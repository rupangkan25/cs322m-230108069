==> flow/design.v <==
module traffic_light(
    input wire clk,
    input wire rst,    
    input wire tick,   
    output reg ns_g, ns_y, ns_r,
    output reg ew_g, ew_y, ew_r
);
    parameter NS_GREEN  = 2'b00;
    parameter NS_YELLOW = 2'b01;
    parameter EW_GREEN  = 2'b10;
    parameter EW_YELLOW = 2'b11;
    reg [1:0] state_q, state_d;
    reg [3:0] tick_count_q, tick_count_d;
    parameter NS_G_TIME = 5;
    parameter NS_Y_TIME = 2;
    parameter EW_G_TIME = 5;
    parameter EW_Y_TIME = 2;
    always @(posedge clk) begin
        if (rst) begin
            state_q <= NS_GREEN;
            tick_count_q <= 0;
        end else begin
            state_q <= state_d;
            tick_count_q <= tick_count_d;
        end
    end
    always @(*) begin
        state_d = state_q;
        tick_count_d = tick_count_q;
        if (tick) begin
            tick_count_d = tick_count_q + 1;
            case (state_q)
                NS_GREEN:  if (tick_count_q == NS_G_TIME-1) begin
                               state_d = NS_YELLOW;
                               tick_count_d = 0;
                           end
                NS_YELLOW: if (tick_count_q == NS_Y_TIME-1) begin
                               state_d = EW_GREEN;
                               tick_count_d = 0;
                           end
                EW_GREEN:  if (tick_count_q == EW_G_TIME-1) begin
                               state_d = EW_YELLOW;
                               tick_count_d = 0;
                           end
                EW_YELLOW: if (tick_count_q == EW_Y_TIME-1) begin
                               state_d = NS_GREEN;
                               tick_count_d = 0;
                           end
            endcase
        end
    end
    always @(*) begin
        ns_g=0; ns_y=0; ns_r=0;
        ew_g=0; ew_y=0; ew_r=0;
        case (state_q)
            NS_GREEN:  begin ns_g=1; ew_r=1; end
            NS_YELLOW: begin ns_y=1; ew_r=1; end
            EW_GREEN:  begin ew_g=1; ns_r=1; end
            EW_YELLOW: begin ew_y=1; ns_r=1; end
        endcase
    end
endmodule
======== Reports on traffic_light ========
Tool output for the design above, in the order of the flow.
Line numbers count from 1 in the design file above.
Operators: Yosys type, input widths -> output width; for muxes data width and select width s.
Cell names lack the library's common part.
The mark -- stands for no value.
set-up
  design top .............................. traffic_light
  clock ................................... clk
  cell library ............................ sky130hd
  library corner .......................... tt_025C_1v80

======== Elaborated design ========
Source: Yosys, flattened and elaborated, memories not mapped. Widths are those after wreduce. Registers that Yosys merges into a memory's read port (data or address) are not register bits. Print and check cells do not count. Equal cells are merged and count once.
word-level totals
  bits in registers ....................... 6
  bits of input ports ..................... 3
  cells after elaboration ................. 36
cells by class
  add/subtract/negate cells ............... 1
  eq/ne operators ......................... 9
  multiplexer cells ....................... 14
  reduce/logical cells .................... 10
operators by type and width
  operator             count
  $reduce_or 3->1      4
  $pmux 1 s2           6
  $ne 2x2->1 const B   4
  $reduce_or 2->1      4
  $pmux 4 s2           1
  $pmux 2 s4           1
  $mux 4               2
  $mux 2               4
  $reduce_and 5->1     1
  $eq 2x2->1 const B   2
  $add 4x1->4 const B  1
  $eq 4x1->1 const B   1
  $eq 4x3->1 const B   1
  $eq 2x1->1 const B   1
  $logic_not 2->1      1

======== Depth ========
Depth = most cells in a row (Yosys ltp): at word level without a register or memory, in the mapped netlist without a sequential cell, where the memories' decode and read muxes count.
depth
  depth in word-level cells ............... 3
  ABC_AREA ................................ 0
  mapped depth ............................ 6
  mapped depth without buffers ............ 6

======== After synthesis ========
Source: synth_stat.txt of the flow (Yosys; design flattened, memories mapped). It holds for the ABC_AREA given above (unset counts as 0); a run with the other value may have another netlist.
cell types
  cell      count
  dfxtp_1   8
  ha_1      3
  nor2_1    9
  nand2b_1  5
  a22oi_1   3
  a21oi_1   4
  o211ai_1  2
  or2_1     2
  inv_1     3
  mux2_2    1
  nand2_1   3
  a221o_1   1
  nor3_1    2
  nand4_1   1
  nor2b_1   1
  o22ai_1   1
  or2_2     1
  o21ai_0   1
  buf_1     1
synthesis totals
  cells in the netlist .................... 52
  cell area after synthesis ............... 420.4 µm²
  area of sequential cells ................ 160.2 µm²
  flip-flop cells ......................... 8

======== Path before layout ========
OpenSTA on the mapped netlist: ideal clock, no wires. The path of least setup slack (recovery checks aside). Input and output delay are each 20% of the period. Register names are those of the netlist, which keeps one name where synthesis merged equal registers.
path post-synthesis
  path type ............................... register to register
  start point ............................. reg tick_count_q[0]
  end point ............................... reg tick_count_q[1]
  clock period ............................ 1.51 ns
  setup time .............................. 0.128 ns
  time at the first pin ................... 0.000 ns
  arrival ................................. 1.100 ns
  data required time ...................... 1.382 ns
  setup slack ............................. 0.282 ns
  path delay .............................. 1.228 ns
  stages on the path ...................... 7
  path buffers ............................ 0
  synthesis period reached ................ 1.228 ns
"path delay" is the arrival time less input delay plus setup time.
"stages on the path": output pins that drive a net of the path, with the launching flip-flop's if there is one; two outputs of one cell count as two.
"synthesis period reached" is the clock period less the worst setup slack; recovery checks do not enter. This is arithmetic on one report: input and output delays are still those of the set period (20% each).
Between the ends stands the longest chain of elaborated cells between them, by number of cells; it is not shown to be the way that was timed. Of several equally long chains one is given.
Each line given opens the expression or statement behind the cell; cells for indexed reads and writes are added by Yosys, which also makes memories of some case tables.
on the way, post-synthesis
  cell sequence ........................... dfxtp_1 > inv_1 > ha_1 > nand2_1 > mux2_2 > o211ai_1 > a21oi_1
  length of the longest elaborated chain .. 3
  elaborated cells on any way between the ends .. 6
  classes of those cells .................. 1 x add/sub; 2 x eq/ne; 3 x mux
RTL lines, path post-synthesis
  element        RTL line  source
  from (decl)    13        reg [3:0] tick_count_q, tick_count_d;
  from (assign)  21        tick_count_q <= 0;
  from (assign)  24        tick_count_q <= tick_count_d;
  $add 4x1->4    31        tick_count_d = tick_count_q + 1;
  $mux 4         45        EW_YELLOW: if (tick_count_q == EW_Y_TIME-1) begin
  $pmux 4 s2     32        case (state_q)
  to (assign)    21
  to (assign)    24
  to (decl)      13

======== Timing after layout ========
Path of least setup slack in the final report of run A (OpenROAD, finished layout, wires in). Where an end is a register, its clock arrival counts in the times.
path post-layout
  path type ............................... register to output
  start point ............................. reg state_q
  end point ............................... out ns_r
  clock period ............................ 1.44 ns
  output delay ............................ 0.29 ns
  time at the first pin ................... 0.25 ns
  arrival ................................. 1.16 ns
  data required time ...................... 1.15 ns
  setup slack ............................. 0.00 ns
  stages on the path ...................... 3
  path buffers ............................ 1
An end named without its bit number is one bit of that signal or, where synthesis recoded a state register, one of its new flip-flops.
Between the ends stands the longest chain of elaborated cells between them, by number of cells; it is not shown to be the way that was timed. Of several equally long chains one is given.
on the way, post-layout
  cell sequence ........................... dfxtp_4 > or2_2 > clkdlybuf4s15_1
  length of the longest elaborated chain .. 3
  elaborated cells on any way between the ends .. 7
  classes of those cells .................. 3 x eq/ne; 1 x mux; 3 x reduce/logical
RTL lines, path post-layout
  element          RTL line  source
  from (decl)      12        reg [1:0] state_q, state_d;
  from (assign)    20        state_q <= NS_GREEN;
  from (assign)    23        state_q <= state_d;
  $eq 2x2->1       55        case (state_q)
  $reduce_or 2->1  --
  $pmux 1 s2       55
  to (decl)        5         output reg ns_g, ns_y, ns_r,

Lab notebook: traffic_light

Stored flow runs of traffic_light (2 of them; Yosys, OpenROAD, sky130hd). They differ in their settings and are not a sequence. Constraints: input delay and output delay 20% of the set period each, output load 0.01 pF.
"achieved clock period (ns)" is the run's clock period less its worst setup slack. It is reckoned from that one timing run; input and output delays stay at 20% of the period that was set.
By "worst setup path time (ns)" is meant the share of the clock period that the worst setup path is allowed (20% is reserved at inputs, 20% at outputs), minus its slack. Clock arrival times at its registers enter into it.
"finish__power__total" is the tool's figure for a default switching activity; nothing was simulated.

Flow files of run A
==> flow/run.sh <==
#!/bin/bash
# the make line also repeats the synthesis and layout settings of config.mk as NAME=value (left out here)
make -C /OpenROAD-flow-scripts/flow DESIGN_CONFIG=/design/flow/config.mk WORK_HOME=/design/flow/orfs CLKGATE_MAP_FILE= finish
==> flow/config.mk <==
export PLATFORM = sky130hd
export DESIGN_NAME = traffic_light
export DESIGN_NICKNAME = traffic_light
export VERILOG_FILES = /design/flow/design.v
export SDC_FILE = /design/flow/constraint.sdc
export NUM_CORES = 4
export LEC_CHECK = 0
export ABC_AREA = 0
export CAP_MARGIN = 20
export CELL_PAD_IN_SITES_DETAIL_PLACEMENT = 1
export CORE_MARGIN = 2
export CORE_UTILIZATION = 24
export GPL_TIMING_DRIVEN = 0
export HOLD_SLACK_MARGIN = 0.14
export MIN_ROUTING_LAYER = met1
export PLACE_DENSITY_LB_ADDON = 0.2
export SETUP_SLACK_MARGIN = -0.1
export SLEW_MARGIN = 20
==> flow/constraint.sdc <==
create_clock -name core_clock -period 1.44 [get_ports {clk}]
set_input_delay 0.2880 -clock core_clock [delete_from_list [all_inputs] [get_ports {clk}]]
set_output_delay 0.2880 -clock core_clock [all_outputs]
set_load 0.01 [all_outputs]

report of run A
yosys chip area after synthesis (um^2): 420.4
finish__design__die__area: 2102.7
finish__design__instance__area__stdcell: 525.5
finish__design__instance__utilization: 0.3111
finish__timing__setup__ws: -0.003
finish__timing__setup__tns: -0.007
finish__timing__hold__ws: 0.380
finish__power__total: 4.491e-04
achieved clock period (ns): 1.443
worst setup path time (ns): 1.16
worst setup path kind: register to output

Flow files of run B
==> flow/run.sh <==
#!/bin/bash
# the make line also repeats the synthesis and layout settings of config.mk as NAME=value (left out here)
make -C /OpenROAD-flow-scripts/flow DESIGN_CONFIG=/design/flow/config.mk WORK_HOME=/design/flow/orfs CLKGATE_MAP_FILE= finish
==> flow/config.mk <==
export PLATFORM = sky130hd
export DESIGN_NAME = traffic_light
export DESIGN_NICKNAME = traffic_light
export VERILOG_FILES = /design/flow/design.v
export SDC_FILE = /design/flow/constraint.sdc
export NUM_CORES = 4
export LEC_CHECK = 0
export ABC_AREA = 0
export CAP_MARGIN = 35
export CELL_PAD_IN_SITES_DETAIL_PLACEMENT = 0
export CORE_ASPECT_RATIO = 0.6
export CORE_MARGIN = 2
export CORE_UTILIZATION = 42
export CTS_CLUSTER_SIZE = 29
export GPL_ROUTABILITY_DRIVEN = 1
export GPL_TIMING_DRIVEN = 0
export HOLD_SLACK_MARGIN = 0.02
export PLACE_DENSITY = 0.45
export SETUP_SLACK_MARGIN = 0.48
export SLEW_MARGIN = 20
==> flow/constraint.sdc <==
create_clock -name core_clock -period 1.75 [get_ports {clk}]
set_input_delay 0.3500 -clock core_clock [delete_from_list [all_inputs] [get_ports {clk}]]
set_output_delay 0.3500 -clock core_clock [all_outputs]
set_load 0.01 [all_outputs]

report of run B: did not finish, floorplan, PDN-0185
